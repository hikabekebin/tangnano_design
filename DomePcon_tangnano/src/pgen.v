==> flow/design.v <==
`timescale 1 ns / 1 ps
module pgen(
	    clk,
	    xrst,
	    vs_in,
	    hs_in,
	    de_in,
	    vs_out,
	    hs_out,
	    de_out,
	    rdata_out,
	    gdata_out,
	    bdata_out
	    );
   parameter P_DAT_BIT = 6;
   parameter P_DL = 2;
   input                  clk;
   input 		  xrst;
   input 		  vs_in;
   input 		  hs_in;
   input                  de_in;
   output                 vs_out;
   output                 hs_out;
   output                 de_out;
   output [P_DAT_BIT-1:0] rdata_out;
   output [P_DAT_BIT-1:0] gdata_out;
   output [P_DAT_BIT-1:0] bdata_out;
   reg [8:0] 	vdecnt;  
   reg [8:0] 	hdecnt;  
   reg 		vs_d1, hs_d1, de_d1;
	reg [3:0] color_state;
   wire 	vs_r;
   wire 	hs_r;
   wire 	de_f;
   reg [P_DAT_BIT*3-1:0] pre_data_out;
	reg       vs_out;
	reg       hs_out;
	reg       de_out;
   reg [P_DAT_BIT-1:0] rdata_out;
   reg [P_DAT_BIT-1:0] gdata_out;
   reg [P_DAT_BIT-1:0] bdata_out;
   always@(posedge clk or negedge xrst) begin
      if(~xrst) begin
	 vs_d1 <= 1'b0;
	 hs_d1 <= 1'b0;
	 de_d1 <= 1'b0;
      end
      else begin
	 vs_d1 <= #P_DL vs_in;
	 hs_d1 <= #P_DL hs_in;
	 de_d1 <= #P_DL de_in;
      end
   end
   assign vs_r = vs_in & ~vs_d1;
   assign hs_r = hs_in & ~hs_d1;   
   assign de_f = ~de_in & de_d1;
   always@(posedge clk or negedge xrst) begin
      if(~xrst)
	vdecnt <= 9'd0;
      else if(vs_r)
	vdecnt <= #P_DL 9'd0;
      else if(de_f)
	vdecnt <= #P_DL vdecnt + 9'd1;	
   end
   always@(posedge clk or negedge xrst) begin
      if(~xrst)
	hdecnt <= 9'd0;
      else if(hs_r)
	hdecnt <= #P_DL 9'd0;
      else if(de_in)
	hdecnt <= #P_DL hdecnt + 9'd1;	
   end
   always@(posedge clk or negedge xrst) begin
      if(~xrst)
	color_state <= 4'd0;
      else if(hs_r)
	color_state <= #P_DL 4'd0;  
      else if(hdecnt == 9'd61)
	color_state <= #P_DL 4'd1;  
      else if(hdecnt == 9'd85)
	color_state <= #P_DL 4'd2;  
      else if(hdecnt == 9'd109)
	color_state <= #P_DL 4'd3;  
      else if(hdecnt == 9'd133)
	color_state <= #P_DL 4'd4;  
      else if(hdecnt == 9'd157)
	color_state <= #P_DL 4'd5;  
      else if(hdecnt == 9'd181)
	color_state <= #P_DL 4'd6;  
      else if(hdecnt == 9'd205)
	color_state <= #P_DL 4'd7;  
      else if(hdecnt == 9'd229)
	color_state <= #P_DL 4'd8;  
      else if(hdecnt == 9'd257)
	color_state <= #P_DL 4'd9;  
      else
	color_state <= #P_DL color_state;  
   end
   always@(*) begin
      case(color_state)
	 4'd0: pre_data_out = {6'd0,  6'd0,  6'd0 };  
	 4'd1: pre_data_out = {6'd63, 6'd63, 6'd63};  
	 4'd2: pre_data_out = {6'd63, 6'd63, 6'd0 };  
	 4'd3: pre_data_out = {6'd0,  6'd63, 6'd63};  
	 4'd4: pre_data_out = {6'd0,  6'd63, 6'd0 };  
	 4'd5: pre_data_out = {6'd63, 6'd0,  6'd63};  
	 4'd6: pre_data_out = {6'd63, 6'd0,  6'd0 };  
	 4'd7: pre_data_out = {6'd0,  6'd0,  6'd63};  
	 4'd8: pre_data_out = {6'd0,  6'd0,  6'd0 };  
	 4'd9: pre_data_out = {6'd0,  6'd0,  6'd0 };  
	 default: pre_data_out = 18'hxxxxx;
      endcase  
   end
   always@(posedge clk or negedge xrst) begin
      if(~xrst) begin
	 vs_out <= 1'b0;
	 hs_out <= 1'b0;
	 de_out <= 1'b0;	 
	 rdata_out <= 6'd0;
	 gdata_out <= 6'd0;
	 bdata_out <= 6'd0;	 
      end
      else begin
	 vs_out <= #P_DL vs_d1;
	 hs_out <= #P_DL hs_d1;
	 de_out <= #P_DL de_d1;
	 rdata_out <= #P_DL pre_data_out[17:12];
	 gdata_out <= #P_DL pre_data_out[11:6];
	 bdata_out <= #P_DL pre_data_out[5:0];	 
      end
   end
endmodule  
* Reports on pgen
What the tools print for pgen, step after step. Line numbers count from 1 in the design file above. Cell names lack the library's common part. A cell with - has no value.
Inputs: top pgen, clock input clk, library sky130hd, corner tt_025C_1v80

* Word level
Yosys after proc, flatten, opt, wreduce and memory -nomap, before mapping. Memory bits, and registers merged into a memory's read port (data or address), are not among the register bits. Print and check cells are not counted. Equal cells are merged and count once. Memory sizes are those after Yosys's memory passes, which may raise the word count (mostly to a power of two), join words into wider ones and drop unused or constant bits.
Storage and ports: bits in registers 19, ROM bits 288, clocked read ports x word width 18, memories kept 1, input bits 5, output and inout bits 21, elaborated cells 36
Operators by class: add/sub/neg operators 1, equal/unequal tests 9, multiplexer cells 12, bitwise logic cells 2, reduce/logical cells 3
Memory list:
- (no name shown) | depth 16, bits a word 18, rd ports 1, wr ports 0, line 100 | case(color_state)
Operators with widths (count):
- 9-bit by 8-bit == test with 1-bit output with constant B | 5
- 4-bit two-way mux | 10
- 9-bit by 7-bit == test with 1-bit output with constant B | 2
- 9-bit two-way mux | 2
- 10-bit nonzero test | 1
- 9-bit by 1-bit adder with 9-bit output with constant B | 1
- 9-bit by 6-bit == test with 1-bit output with constant B | 1
- 9-bit == test with constant B | 1
- 2-bit nonzero test | 1
- 1-bit AND | 1
- 1-bit inverter | 1
- 1-bit logical NOT | 1

* Depth
Longest topological path by Yosys (ltp), each cell counted once; first at word level (registers and memories cut), then after technology mapping (sequential cells cut; the memories' decode and read muxes count).
Logic depth: depth after elaboration 11, ABC_AREA 0, depth in mapped cells 7, mapped depth without buffers 7

* Netlist
Yosys stat after the flow's synthesis: flattened, memories mapped to cells. It holds for the ABC_AREA given above (unset counts as 0); a run with the other value may have another netlist. The area totals of this step are shown rounded.
Synthesis totals: standard cells after synthesis 130, mapped area 1280 µm², sequential area 551 µm², flip-flop cells 22, buffers 22
Cell types:
- dfrtp_1 | count 22, area in all 550.528 µm²
- buf_4 | count 18, area in all 135.13 µm²
- nor2_1 | count 16, area in all 60.058 µm²
- ha_1 | count 4, area in all 50.048 µm²
- xor2_1 | count 5, area in all 43.792 µm²
- buf_6 | count 3, area in all 33.782 µm²
- nor2b_1 | count 5, area in all 31.28 µm²
- nand2_1 | count 7, area in all 26.275 µm²
- xnor2_1 | count 3, area in all 26.275 µm²
- inv_1 | count 6, area in all 22.522 µm²
- nand4_1 | count 3, area in all 18.768 µm²
- o32ai_2 | count 1, area in all 16.266 µm²
- a21o_1 | count 2, area in all 15.014 µm²
- a221oi_2 | count 1, area in all 15.014 µm²
- nand3b_1 | count 2, area in all 15.014 µm²
- nor3_1 | count 3, area in all 15.014 µm²
- a31oi_1 | count 2, area in all 12.512 µm²
- nand2b_1 | count 2, area in all 12.512 µm²
Other cell types: 21; their cells: 25.

* Timing after synthesis
Source: OpenSTA report_checks on the synthesized netlist (no wires, ideal clock, input and output delay 20% of the period each), path of least setup slack; recovery checks are left aside. Register names are those of the netlist, which keeps one name where synthesis merged equal registers.
Path after synthesis: path type register to register, start register hdecnt[0], end register color_state[0], period 1.51 ns, setup time 0.124 ns, launch time at the first pin 0.000 ns, arrival 1.361 ns, required time 1.386 ns, setup slack 0.026 ns, delay of the path 1.485 ns, stages on the path 7, buffers on the path 0, period reached after synthesis 1.484 ns
"delay of the path" = arrival - input delay + setup time. "stages on the path" counts driving pins, that of a launching flip-flop among them; a cell with two outputs on the path counts twice. "period reached after synthesis" is the clock period less the worst setup slack; recovery checks do not enter. This is arithmetic on one report: input and output delays are still those of the set period (20% each). The rows between start and end are the longest chain of elaborated cells between them; the timing report does not say that the signal goes this way. Where chains are equally long, one stands for them. Each line given opens the expression or statement behind the cell; cells for indexed reads and writes are added by Yosys, which also makes memories of some case tables. A register here has more assigning lines than the two given.
On the way, after synthesis: cells stage by stage dfrtp_1 > ha_1 > nand4b_1 > nor2_2 > a31oi_1 > nand3_2 > o31a_1, cells in the longest elaborated chain 11, elaborated cells on any way between the ends 20, RTL lines with such cells 10, those cells by class eq/ne: 9; mux: 10; reduce/logical: 1
RTL lines, path after synthesis:
- from (decl) | line 29 | reg [8:0] hdecnt;
- from (assign) | line 67 | hdecnt <= 9'd0;
- from (assign) | line 71 | hdecnt <= #P_DL hdecnt + 9'd1;
- 9-bit == test | line 94 | else if(hdecnt == 9'd257)
- 4-bit two-way mux | line 94
- 4-bit two-way mux | line 92 | else if(hdecnt == 9'd229)
- 4-bit two-way mux | line 90 | else if(hdecnt == 9'd205)
- 4-bit two-way mux | line 88 | else if(hdecnt == 9'd181)
- 4-bit two-way mux | line 86 | else if(hdecnt == 9'd157)
- 4-bit two-way mux | line 84 | else if(hdecnt == 9'd133)
- 4-bit two-way mux | line 82 | else if(hdecnt == 9'd109)
- 4-bit two-way mux | line 80 | else if(hdecnt == 9'd85)
- 4-bit two-way mux | line 78 | else if(hdecnt == 9'd61)
- 4-bit two-way mux | line 76 | else if(hs_r)
- to (assign) | line 75 | color_state <= 4'd0;
- to (assign) | line 97 | color_state <= #P_DL color_state;
- to (decl) | line 31 | reg [3:0] color_state;

* Timing after layout
Path of least setup slack in the final report of record 1 (OpenROAD, finished layout, wires in). Where an end is a register, its clock arrival counts in the times.
Path post-layout: path type register to output, start register gdata_out[5], end output gdata_out[5], period 1.98 ns, external output delay 0.40 ns, launch time at the first pin 0.31 ns, arrival 1.31 ns, required time 1.58 ns, setup slack 0.27 ns, stages on the path 2, buffers on the path 1
On the way, post-layout: cells stage by stage dfrtp_1 > clkdlybuf4s50_1, cells in the longest elaborated chain 0, elaborated cells on any way between the ends 0, RTL lines with such cells 0
RTL lines, path post-layout:
- from (decl) | line 26 | output [P_DAT_BIT-1:0] gdata_out;
- to (decl) | line 26

Data sheet: physical implementation of pgen

Top module pgen; platform sky130hd; tools Yosys and OpenROAD; 2 stored runs in no particular order. Input and output delays are each 20% of the period that was set; the output load is 0.01 pF.
"period reached": clock period set for the run, less the worst setup slack. It is reckoned from that one timing run; input and output delays stay at 20% of the period that was set.
"time of the worst setup path": the worst setup path's part of the clock period (all of it between registers, 20% less for each end at a port) less its slack. A launch clock that arrives late makes it longer, a capture clock that arrives late makes it shorter.
By "overall power" is meant OpenSTA's value without simulated activity: inputs other than the clock are taken to toggle once in ten clock periods, and the tool carries that through the logic.
Values from the reports are rounded here.

[record 1] flow files
==> flow/run.sh <==
#!/bin/bash
# the make line also repeats the synthesis and layout settings of config.mk as NAME=value (left out here)
make -C /OpenROAD-flow-scripts/flow DESIGN_CONFIG=/design/flow/config.mk WORK_HOME=/design/flow/orfs CLKGATE_MAP_FILE= finish
==> flow/config.mk <==
export PLATFORM = sky130hd
export DESIGN_NAME = pgen
export DESIGN_NICKNAME = pgen
export VERILOG_FILES = /design/flow/design.v
export SDC_FILE = /design/flow/constraint.sdc
export NUM_CORES = 4
export LEC_CHECK = 0
export CAP_MARGIN = 20
export CORE_MARGIN = 2
export CORE_UTILIZATION = 69
export CTS_CLUSTER_DIAMETER = 108
export CTS_CLUSTER_SIZE = 92
export PLACE_DENSITY_LB_ADDON = 0.2
export SETUP_SLACK_MARGIN = -0.19
export SLEW_MARGIN = 20
export TNS_END_PERCENT = 20
==> flow/constraint.sdc <==
create_clock -name core_clock -period 1.98 [get_ports {clk}]
set_input_delay 0.3960 -clock core_clock [delete_from_list [all_inputs] [get_ports {clk}]]
set_output_delay 0.3960 -clock core_clock [all_outputs]
set_load 0.01 [all_outputs]

[record 1] result: synthesis area 1280 µm²; total die area 2210 µm²; area of the standard cells in the finished layout 1450 µm²; final utilization 83.7%; worst setup slack after layout 0.273 ns; setup TNS 0.000 ns; overall power 1.06 mW; period reached 1.707 ns; time of the worst setup path 1.31 ns; worst setup path type register to output

[record 2] flow files
==> flow/run.sh <==
#!/bin/bash
# the make line also repeats the synthesis and layout settings of config.mk as NAME=value (left out here)
make -C /OpenROAD-flow-scripts/flow DESIGN_CONFIG=/design/flow/config.mk WORK_HOME=/design/flow/orfs CLKGATE_MAP_FILE= finish
==> flow/config.mk <==
export PLATFORM = sky130hd
export DESIGN_NAME = pgen
export DESIGN_NICKNAME = pgen
export VERILOG_FILES = /design/flow/design.v
export SDC_FILE = /design/flow/constraint.sdc
export NUM_CORES = 4
export LEC_CHECK = 0
export CAP_MARGIN = 20
export CORE_MARGIN = 2
export CORE_UTILIZATION = 40
export SLEW_MARGIN = 20
==> flow/constraint.sdc <==
create_clock -name core_clock -period 1.72 [get_ports {clk}]
set_input_delay 0.3440 -clock core_clock [delete_from_list [all_inputs] [get_ports {clk}]]
set_output_delay 0.3440 -clock core_clock [all_outputs]
set_load 0.01 [all_outputs]

[record 2] result: synthesis area 1280 µm²; total die area 3660 µm²; area of the standard cells in the finished layout 1530 µm²; final utilization 50.2%; worst setup slack after layout 0.075 ns; setup TNS 0.000 ns; overall power 1.33 mW; period reached 1.645 ns; time of the worst setup path 1.30 ns; worst setup path type register to output
