==> flow/design.v <==
`timescale 1 ns / 1 ps
module syncgen(
	       clk,
	       xrst,
	       vs_out,
	       hs_out,
	       de_out
	       );
   parameter P_DL = 2;
   parameter P_VTOTAL = 9'd291;
   parameter P_VWIDTH = 9'd3;
   parameter P_VBP = 9'd6;
   parameter P_VACT = 9'd196;
   parameter P_HTOTAL = 10'd458;
   parameter P_HWIDTH = 10'd10;
   parameter P_HBP = 10'd42;
   parameter P_HACT = 10'd320;
   input clk;
   input xrst;
   output vs_out;
   output hs_out;
   output de_out;
   reg 	  vs_out;
   reg 	  hs_out;
   reg 	  de_out;
   reg [9:0] hcnt;
   reg [8:0] vcnt;
   reg pre_hs_d1;
   reg hde_d1;   
   wire      hcnt_0;
   wire      pre_hs;
   wire      pre_hde;
	wire hde;
	wire pre_vs;
	wire vde;
	wire pre_de;
   always@(posedge clk or negedge xrst) begin
      if(~xrst)
	hcnt <= 10'd1023;
      else if(hcnt == P_HTOTAL)
	hcnt <= #P_DL 10'd0;
      else
	hcnt <= hcnt + 10'd1;
   end
   assign hcnt_0 = (hcnt == 10'd0);
   assign pre_hs = (hcnt < P_HWIDTH);
   assign hde = (hcnt >= P_HBP && hcnt < P_HBP + P_HACT);
   always@(posedge clk or negedge xrst) begin
      if(~xrst) begin
			pre_hs_d1 <= 1'b0;
			hde_d1 <= 1'b0;
      end
      else begin
			pre_hs_d1 <= #P_DL pre_hs;
			hde_d1 <= #P_DL hde;
      end
   end
   always@(posedge clk or negedge xrst) begin
      if(~xrst)
	vcnt <= 9'd511;
      else if(vcnt == P_VTOTAL)
	vcnt <= #P_DL 9'd0;
      else if(hcnt_0)
	vcnt <= vcnt + 10'd1;
   end
   assign pre_vs = (vcnt < P_VWIDTH);
   assign vde = (vcnt >= P_VBP && vcnt < P_VBP + P_VACT);
   assign pre_de = vde & hde_d1;
   always@(posedge clk or negedge xrst) begin
      if(~xrst) begin
	 vs_out <= 1'b0;
	 hs_out <= 1'b0;
	 de_out <= 1'b0;
      end
      else begin
	 vs_out <= #P_DL pre_vs;
	 hs_out <= #P_DL pre_hs_d1;
	 de_out <= #P_DL pre_de;
      end
   end
endmodule  
======== From RTL to reports: syncgen ========
Tool output for the design above, in the order of the flow.
Lines are those of the file above, counted from 1.
Cell names lack the library's common part.
A cell with n/a has no value.
inputs
  top module .............................. syncgen
  clock ................................... clk
  cell library ............................ sky130hd
  corner .................................. tt_025C_1v80

======== Elaborated design ========
Counts by Yosys on the flattened word-level netlist (proc, flatten, opt, wreduce; memories kept). Register bits leave out memories and registers merged into their read ports (data or address). Print and check cells are left out. Cells with the same type and inputs are merged into one.
word-level totals
  register bits after elaboration ......... 24
  input bits .............................. 2
operators by class
  add/subtract/negate cells ............... 2
  bitwise gates (word level) .............. 1
  order comparisons ....................... 6
  reductions and logical operators ........ 4
  equality and inequality tests ........... 2
  muxes and demuxes ....................... 3
operators by type and width
  kind                                           number
  2-to-1 mux 9 bit                               2
  adder 10 x 1 -> 10 bit with constant B         1
  < comparator 10 x 4 -> 1 bit with constant B   1
  >= comparator 10 x 6 -> 1 bit with constant B  1
  < comparator 10 x 9 -> 1 bit with constant B   1
  == test 10 x 9 -> 1 bit with constant B        1
  zero test 10 bit                               1
  2-to-1 mux 10 bit                              1
  adder 9 x 1 -> 9 bit with constant B           1
  < comparator 9 x 2 -> 1 bit with constant B    1
  >= comparator 9 x 3 -> 1 bit with constant B   1
  < comparator 9 x 8 -> 1 bit with constant B    1
  == test 9 bit with constant B                  1
  logical AND 1 bit                              2
  nonzero test 2 bit                             1
  AND 1 bit                                      1

======== Logic depth ========
Depth = most cells in a row (Yosys ltp): at word level without a register or memory, in the mapped netlist without a sequential cell, where the memories' decode and read muxes count.
depth
  depth in word-level cells ............... 3
  ABC_AREA ................................ 0
  depth in mapped cells ................... 6
  mapped depth without buffers ............ 5

======== Netlist ========
The flow's flattened synthesis, as Yosys stat reports it; memories are mapped. The netlist is that of the ABC_AREA named above (0 if unset); the other value can give another one.
synthesis totals
  flip-flop cells ......................... 24
  mapped cells ............................ 117
  mapped area ............................. 1212.4 um^2
cells by type
  cell      number  total area (um^2)
  dfstp_2   19      499.229
  dfrtp_1   5       125.12
  ha_1      5       62.56
  nor2_1    16      60.058
  xnor2_1   6       52.55
  xor2_1    6       52.55
  nand2_1   11      41.29
  nand4_1   5       31.28
  nand3_1   6       30.029
  mux2_2    2       22.522
  or4_4     2       22.522
  inv_1     5       18.768
  nor4_1    3       18.768
  and4_1    2       17.517
  a21oi_1   3       15.014
  clkbuf_1  4       15.014
  nor3_1    3       15.014
  o21a_1    2       15.014
Other cell types: 11; their cells: 12.

======== Timing after synthesis ========
Source: OpenSTA report_checks on the synthesized netlist (no wires, ideal clock, input and output delay 20% of the period each), path of least setup slack; recovery checks are left aside. Register names are those of the netlist, which keeps one name where synthesis merged equal registers.
timing post-synthesis
  path kind ............................... reg2reg
  start ................................... register vcnt[6]
  end ..................................... register vcnt[5]
  slack ................................... 0.047 ns
  required time ........................... 1.648 ns
  stages on the path ...................... 5
  data arrival time ....................... 1.602 ns
  path delay .............................. 1.694 ns
  period .................................. 1.74 ns
  time at the first pin ................... 0.000 ns
  period reached after synthesis .......... 1.693 ns
"path delay" is the arrival time less input delay plus setup time.
"stages on the path" counts driving pins, that of a launching flip-flop among them; a cell with two outputs on the path counts twice.
"period reached after synthesis" = period - worst setup slack (recovery checks aside). The figure is calculated, with input and output delays left at 20% of the set period.
The rows between start and end are the longest chain of elaborated cells between them; the timing report does not say that the signal goes this way. Where chains are equally long, one stands for them.
Each line given opens the expression or statement behind the cell; cells for indexed reads and writes are added by Yosys, which also makes memories of some case tables.
A register here has more assigning lines than the two given.
between the ends, post-synthesis
  cell sequence ........................... dfstp_2 > or4_4 > or4_4 > o311ai_1 > o41ai_1
  length of the longest elaborated chain .. 2
  elaborated cells between the ends (all ways) .. 3
  RTL lines with such cells ............... 1
  classes of those cells .................. 1 x eq/ne; 1 x mux; 1 x reduce/logical
ends and longest elaborated chain, post-synthesis
  item                line  source
  start: declaration  27    reg [8:0] vcnt;
  start: assignment   60    vcnt <= 9'd511;
  start: assignment   64    vcnt <= vcnt + 10'd1;
  == test 9 bit       61    else if(vcnt == P_VTOTAL)
  2-to-1 mux 9 bit    61
  end: assignment     60
  end: assignment     64
  end: declaration    27

======== Worst path after layout ========
From the final timing report of stored run 1: the path of least setup slack in the routed layout; clock arrival at registers is part of the times.
timing post-layout
  path kind ............................... reg2reg
  start ................................... register vcnt[6]
  end ..................................... register vcnt[5]
  time at the first pin ................... 0.30 ns
  slack ................................... -0.06 ns
  stages on the path ...................... 5
  required time ........................... 1.89 ns
  data arrival time ....................... 1.95 ns
  period .................................. 1.64 ns
The rows between start and end are the longest chain of elaborated cells between them; the timing report does not say that the signal goes this way. Where chains are equally long, one stands for them.
A register here has more assigning lines than the two given.
between the ends, post-layout
  cell sequence ........................... dfstp_2 > or4_4 > or4_4 > o311ai_2 > o41ai_1
  length of the longest elaborated chain .. 2
  elaborated cells between the ends (all ways) .. 3
  RTL lines with such cells ............... 1
  classes of those cells .................. 1 x eq/ne; 1 x mux; 1 x reduce/logical
ends and longest elaborated chain, post-layout
  item                line  source
  start: declaration  27    reg [8:0] vcnt;
  start: assignment   60    vcnt <= 9'd511;
  start: assignment   64    vcnt <= vcnt + 10'd1;
  == test 9 bit       61    else if(vcnt == P_VTOTAL)
  2-to-1 mux 9 bit    61
  end: assignment     60
  end: assignment     64
  end: declaration    27

Settings and measured results of 2 stored flow runs for module syncgen (sky130hd), not sorted in any way. The constraints put input and output delay at 20% of the set period each and load the outputs with 0.01 pF.
"achieved clock period (ns)" = clock period - worst setup slack. The figure is calculated, with input and output delays left at 20% of the set period.
"worst setup path time (ns)": the worst setup path's part of the clock period (all of it between registers, 20% less for each end at a port) less its slack. A launch clock that arrives late makes it longer, a capture clock that arrives late makes it shorter.
By "finish__power__total" is meant OpenSTA's value without simulated activity: inputs other than the clock are taken to toggle once in ten clock periods, and the tool carries that through the logic.

Flow files of stored run 1
==> flow/run.sh <==
#!/bin/bash
# the make line also repeats the synthesis and layout settings of config.mk as NAME=value (left out here)
make -C /OpenROAD-flow-scripts/flow DESIGN_CONFIG=/design/flow/config.mk WORK_HOME=/design/flow/orfs CLKGATE_MAP_FILE= finish
==> flow/config.mk <==
export PLATFORM = sky130hd
export DESIGN_NAME = syncgen
export DESIGN_NICKNAME = syncgen
export VERILOG_FILES = /design/flow/design.v
export SDC_FILE = /design/flow/constraint.sdc
export NUM_CORES = 4
export LEC_CHECK = 0
export CAP_MARGIN = 10
export CELL_PAD_IN_SITES_GLOBAL_PLACEMENT = 1
export CORE_MARGIN = 2
export CORE_UTILIZATION = 47
export CTS_CLUSTER_SIZE = 46
export PLACE_DENSITY = 0.8
export SETUP_SLACK_MARGIN = 0.27
export SLEW_MARGIN = 20
export TNS_END_PERCENT = 40
==> flow/constraint.sdc <==
create_clock -name core_clock -period 1.64 [get_ports {clk}]
set_input_delay 0.3280 -clock core_clock [delete_from_list [all_inputs] [get_ports {clk}]]
set_output_delay 0.3280 -clock core_clock [all_outputs]
set_load 0.01 [all_outputs]

report of stored run 1
yosys chip area after synthesis (um^2): 1212.4
finish__design__die__area: 3001.9
finish__design__instance__utilization: 0.6713
finish__timing__setup__ws: -0.063
finish__timing__setup__tns: -0.195
finish__timing__hold__ws: 0.350
finish__power__total: 8.745e-04
achieved clock period (ns): 1.703
worst setup path time (ns): 1.70
worst setup path kind: reg2reg

Flow files of stored run 2
==> flow/run.sh <==
#!/bin/bash
# the make line also repeats the synthesis and layout settings of config.mk as NAME=value (left out here)
make -C /OpenROAD-flow-scripts/flow DESIGN_CONFIG=/design/flow/config.mk WORK_HOME=/design/flow/orfs CLKGATE_MAP_FILE= finish
==> flow/config.mk <==
export PLATFORM = sky130hd
export DESIGN_NAME = syncgen
export DESIGN_NICKNAME = syncgen
export VERILOG_FILES = /design/flow/design.v
export SDC_FILE = /design/flow/constraint.sdc
export NUM_CORES = 4
export LEC_CHECK = 0
export CAP_MARGIN = 20
export CELL_PAD_IN_SITES_DETAIL_PLACEMENT = 2
export CORE_ASPECT_RATIO = 1.26
export CORE_MARGIN = 2
export CORE_UTILIZATION = 15
export CTS_CLUSTER_SIZE = 89
export MIN_ROUTING_LAYER = met1
export PLACE_DENSITY = 0.92
export SETUP_SLACK_MARGIN = -0.13
export SLEW_MARGIN = 30
==> flow/constraint.sdc <==
create_clock -name core_clock -period 2.62 [get_ports {clk}]
set_input_delay 0.5240 -clock core_clock [delete_from_list [all_inputs] [get_ports {clk}]]
set_output_delay 0.5240 -clock core_clock [all_outputs]
set_load 0.01 [all_outputs]

report of stored run 2
yosys chip area after synthesis (um^2): 1212.4
finish__design__die__area: 8822.3
finish__design__instance__utilization: 0.1842
finish__timing__setup__ws: 0.633
finish__timing__setup__tns: 0.000
finish__timing__hold__ws: 0.362
finish__power__total: 7.082e-04
achieved clock period (ns): 1.987
worst setup path time (ns): 1.99
worst setup path kind: reg2reg
