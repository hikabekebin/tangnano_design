==> flow/design.v <==
`timescale 1 ns / 1 ps
module tg (
	   clk,
	   xrst,
	   vs_in,
	   hs_in,
	   de_in,
	   rdata_in,
	   gdata_in,
	   bdata_in,
	   vs_out,
	   hs_out,
	   de_out,
	   rdata_out,
	   gdata_out,
	   bdata_out,
	   xstby,
	   rev
	   );
   parameter P_DL = 2;
   parameter P_DAT_BIT = 6;
   input                  clk;
   input 		  xrst;
   input 		  vs_in;
   input 		  hs_in;
   input                  de_in;
   input [P_DAT_BIT-1:0]  rdata_in;
   input [P_DAT_BIT-1:0]  gdata_in;
   input [P_DAT_BIT-1:0]  bdata_in;
   output                 vs_out;
   output                 hs_out;
   output                 de_out;
   output [P_DAT_BIT-1:0] rdata_out;
   output [P_DAT_BIT-1:0] gdata_out;
   output [P_DAT_BIT-1:0] bdata_out;
   output 		  xstby;
   output 		  rev; 		  
   reg                 vs_out;
   reg                 hs_out;
   reg                 de_out;
   reg [P_DAT_BIT-1:0] rdata_out;
   reg [P_DAT_BIT-1:0] gdata_out;   
   reg [P_DAT_BIT-1:0] bdata_out;
   reg                 xstby;
   reg [12:0] 	       cnt_xstby;
   wire 	       pre_xstby;
   always@(posedge clk or negedge xrst) begin
      if(~xrst) begin
	 vs_out <= 1'b1;
	 hs_out <= 1'b1;
	 de_out <= 1'b0;	 
     rdata_out <= 6'd0;
	 gdata_out <= 6'd0;
	 bdata_out <= 6'd0;
      end
      else begin
	 vs_out <= #P_DL ~vs_in;
	 hs_out <= #P_DL ~hs_in;
	 de_out <= #P_DL de_in;	 
     rdata_out <= #P_DL rdata_in;
	 gdata_out <= #P_DL gdata_in;
	 bdata_out <= #P_DL bdata_in;
      end  
   end  
   always@(posedge clk or negedge xrst) begin
      if(~xrst)
	cnt_xstby <= 13'd0;
      else if(cnt_xstby >= 13'd6250)
	cnt_xstby <= #P_DL cnt_xstby;
      else
	cnt_xstby <= #P_DL cnt_xstby + 13'd1;
   end
   assign pre_xstby = (cnt_xstby == 13'd6249);
   always@(posedge clk or negedge xrst) begin
      if(~xrst)
	xstby <= 1'b1;
      else if(pre_xstby)
	xstby <= #P_DL 1'b0;
   end
   assign rev = 1'b0;
endmodule
### Tool chain data of tg

What the tools print for tg, step after step.
Line numbers count from 1 in the design file above.
A cell with n/a has no value.

| inputs | value |
|---|---|
| top | tg |
| clock input | clk |
| standard-cell library | sky130hd |
| timing corner | tt_025C_1v80 |

### After elaboration

Source: Yosys, flattened and elaborated, memories not mapped. Widths are those after wreduce; folded enables and synchronous resets count as part of the registers. Registers that Yosys merges into a memory's read port (data or address) are not register bits. Print and check cells do not count. Equal cells are merged and count once.

| storage and ports | value |
|---|---|
| bits in registers | 35 |
| memories | 0 |
| bits in latches | 0 |
| RAM bits | 0 |
| output and inout port bits | 23 |
| word width x clocked read ports | 0 |
| memory bits (read-only) | 0 |

| cells by class | value |
|---|---|
| equality and inequality tests | 1 |
| div/mod/pow operators | 0 |
| mux-type cells | 0 |
| multipliers | 0 |
| shift operators | 0 |
| add/sub/neg operators | 1 |
| reduce/logical cells | 0 |
| bitwise operators | 2 |
| order comparisons | 1 |

Operator list:

| operator | count |
|---|---|
| 13-bit by 1-bit adder with 13-bit output with constant B | 1 |
| 13-bit greater-or-equal comparator with constant B | 1 |
| 13-bit == test with constant B | 1 |
| 1-bit NOT | 2 |

### Longest topological paths

Depth = most cells in a row (Yosys ltp): at word level without a register or memory, in the mapped netlist without a sequential cell, where the memories' decode and read muxes count.

| logic depth | value |
|---|---|
| depth after elaboration | 1 |
| ABC_AREA | 0 |
| mapped depth | 6 |
| mapped depth without buffers | 6 |

### Netlist

Source: synth_stat.txt of the flow (Yosys; design flattened, memories mapped). It holds for the ABC_AREA given above (unset counts as 0); a run with the other value may have another netlist.
The area totals of this step are shown rounded.

| synthesis totals | value |
|---|---|
| buffers | 4 |
| sequential part of the area | 880 um2 |
| cells in the netlist | 99 |
| flip-flops | 35 |
| mapped area | 1,350 um2 |

Cells by type:

| cell type | count | total area (um2) |
|---|---|---|
| sky130_fd_sc_hd__dfrtp_1 | 32 | 800.768 |
| sky130_fd_sc_hd__dfstp_2 | 3 | 78.826 |
| sky130_fd_sc_hd__ha_1 | 3 | 37.536 |
| sky130_fd_sc_hd__xnor2_1 | 4 | 35.034 |
| sky130_fd_sc_hd__xor2_1 | 4 | 35.034 |
| sky130_fd_sc_hd__a211oi_2 | 2 | 25.024 |
| sky130_fd_sc_hd__nor3_1 | 5 | 25.024 |
| sky130_fd_sc_hd__buf_6 | 2 | 22.522 |
| sky130_fd_sc_hd__nand2_1 | 6 | 22.522 |
| sky130_fd_sc_hd__nor4_4 | 1 | 21.27 |
| sky130_fd_sc_hd__o31ai_4 | 1 | 21.27 |
| sky130_fd_sc_hd__mux2i_1 | 2 | 20.019 |
| sky130_fd_sc_hd__nand3_1 | 4 | 20.019 |
| sky130_fd_sc_hd__inv_1 | 5 | 18.768 |
| sky130_fd_sc_hd__a21oi_1 | 3 | 15.014 |
| sky130_fd_sc_hd__nand2b_1 | 2 | 12.512 |
| sky130_fd_sc_hd__nand4_1 | 2 | 12.512 |
| sky130_fd_sc_hd__o41a_1 | 1 | 11.261 |

Other cell types: 16; their cells: 17.

### Path before layout

OpenSTA on the mapped netlist: ideal clock, no wires. The path of least setup slack (recovery checks aside). Input and output delay are each 20% of the period. Register names are those of the netlist, which keeps one name where synthesis merged equal registers.

| timing post-synthesis | value |
|---|---|
| kind | flip-flop to flip-flop |
| from | register cnt_xstby[0] |
| to | register cnt_xstby[2] |
| path slack | 1,122 ps |
| arrival | 1,341 ps |
| launch time at the first pin | 0 ps |
| stages | 7 |
| period | 2,590 ps |
| delay of the path | 1,467 ps |
| synthesis period reached | 1,468 ps |

"delay of the path" is the arrival time less input delay plus setup time.
"stages": output pins that drive a net of the path, with the launching flip-flop's if there is one; two outputs of one cell count as two.
"synthesis period reached" = period - worst setup slack (recovery checks aside). The figure is calculated, with input and output delays left at 20% of the set period.
The rows between start and end are the longest chain of elaborated cells between them; the timing report does not say that the signal goes this way. Where chains are equally long, one stands for them.
A line is the first line of the expression or statement that the cell stems from. Yosys adds cells for indexed reads and writes and turns some case tables into memories.
A register here has more assigning lines than the two given.

| between the ends, post-synthesis | value |
|---|---|
| cells stage by stage | sky130_fd_sc_hd__dfrtp_1 -> sky130_fd_sc_hd__inv_1 -> sky130_fd_sc_hd__ha_1 -> sky130_fd_sc_hd__inv_1 -> sky130_fd_sc_hd__nor4_1 -> sky130_fd_sc_hd__nor3_1 -> sky130_fd_sc_hd__a311o_1 |
| cells in the longest elaborated chain | 1 |

Ends and longest elaborated chain, post-synthesis:

| item | RTL line | RTL |
|---|---|---|
| start: declaration | 45 | `reg [12:0] cnt_xstby;` |
| start: assignment | 69 | `cnt_xstby <= #P_DL cnt_xstby;` |
| start: assignment | 71 | `cnt_xstby <= #P_DL cnt_xstby + 13'd1;` |
| 13-bit by 1-bit adder with 13-bit output | 71 |  |
| end: assignment | 69 |  |
| end: assignment | 71 |  |
| end: declaration | 45 |  |

### Timing after layout

From the final timing report of job 1: the path of least setup slack in the routed layout; clock arrival at registers is part of the times.
The path's times are printed in steps of 10 ps; the period is the one set.

| timing after layout | value |
|---|---|
| kind | flip-flop to flip-flop |
| from | register cnt_xstby[8] |
| to | register cnt_xstby[0] |
| path slack | 10 ps |
| period | 1,470 ps |
| launch time at the first pin | 330 ps |
| arrival | 1,680 ps |
| stages | 5 |

The rows between start and end are the longest chain of elaborated cells between them; the timing report does not say that the signal goes this way. Where chains are equally long, one stands for them.
A register here has more assigning lines than the two given.

| between the ends, after layout | value |
|---|---|
| cells stage by stage | sky130_fd_sc_hd__dfrtp_1 -> sky130_fd_sc_hd__nor4_4 -> sky130_fd_sc_hd__o31ai_4 -> sky130_fd_sc_hd__o21a_2 -> sky130_fd_sc_hd__xnor2_1 |
| cells in the longest elaborated chain | 1 |

Ends and longest elaborated chain, after layout:

| item | RTL line | RTL |
|---|---|---|
| start: declaration | 45 | `reg [12:0] cnt_xstby;` |
| start: assignment | 69 | `cnt_xstby <= #P_DL cnt_xstby;` |
| start: assignment | 71 | `cnt_xstby <= #P_DL cnt_xstby + 13'd1;` |
| 13-bit greater-or-equal comparator | 68 | `else if(cnt_xstby >= 13'd6250)` |
| end: assignment | 69 |  |
| end: assignment | 71 |  |
| end: declaration | 45 |  |

FLOW RESULTS
============

Module tg, platform sky130hd: 2 stored runs of the flow (Yosys, OpenROAD) with differing settings, in no particular order. Input and output delays are each 20% of the period that was set; the output load is 0.01 pF.
"achieved period": clock period set for the run, less the worst setup slack. It is reckoned from that one timing run; input and output delays stay at 20% of the period that was set.
"critical path time" is the time allowed to the run's worst setup path (the clock period less input and output delay, where it has them) less its slack. Clock arrival times count: a late capture clock shortens it, a late launch clock lengthens it.
"total power of the final layout" is the tool's figure for a default switching activity; nothing was simulated.
"critical path time" is known to 10 ps.
Results are given in rounded form.
Settings: . = not set for that run.
Results: . = not shown.

| stored run | period_ns | CORE_UTILIZATION | SETUP_SLACK_MARGIN | CELL_PAD_IN_SITES_GLOBAL_PLACEMENT | TNS_END_PERCENT | ABC_AREA | MIN_ROUTING_LAYER | CAP_MARGIN | CORE_MARGIN | SLEW_MARGIN | PLACE_DENSITY | CELL_PAD_IN_SITES_DETAIL_PLACEMENT | GPL_ROUTABILITY_DRIVEN | CTS_CLUSTER_DIAMETER | chip area after synthesis (Yosys) (um2) | full die area (um2) | area of the standard cells in the finished layout (um2) | utilization in the final report (%) | worst setup slack after layout (ps) | total negative slack (ps) | total power of the final layout (µW) | achieved period (ps) | critical path time (ps) | critical path type |
|---|---|---|---|---|---|---|---|---|---|---|---|---|---|---|---|---|---|---|---|---|---|---|---|---|
| job 1 | 1.47 | 40 | 0.06 | 1 | 70 | 0 | met1 | 20 | 2 | 20 | . | . | . | . | 1,350 | 3,840 | 2,020 | 61.6 | 9 | 0 | 1,600 | 1,461 | 1,460 | flip-flop to flip-flop |
| job 2 | 2.73 | 59 | . | 1 | . | 0 | . | 20 | 2 | 20 | 0.54 | 2 | 1 | 270 | . | . | . | . | . | . | . | . | . | . |

Job 2: incomplete, placement halted on GPL-0301
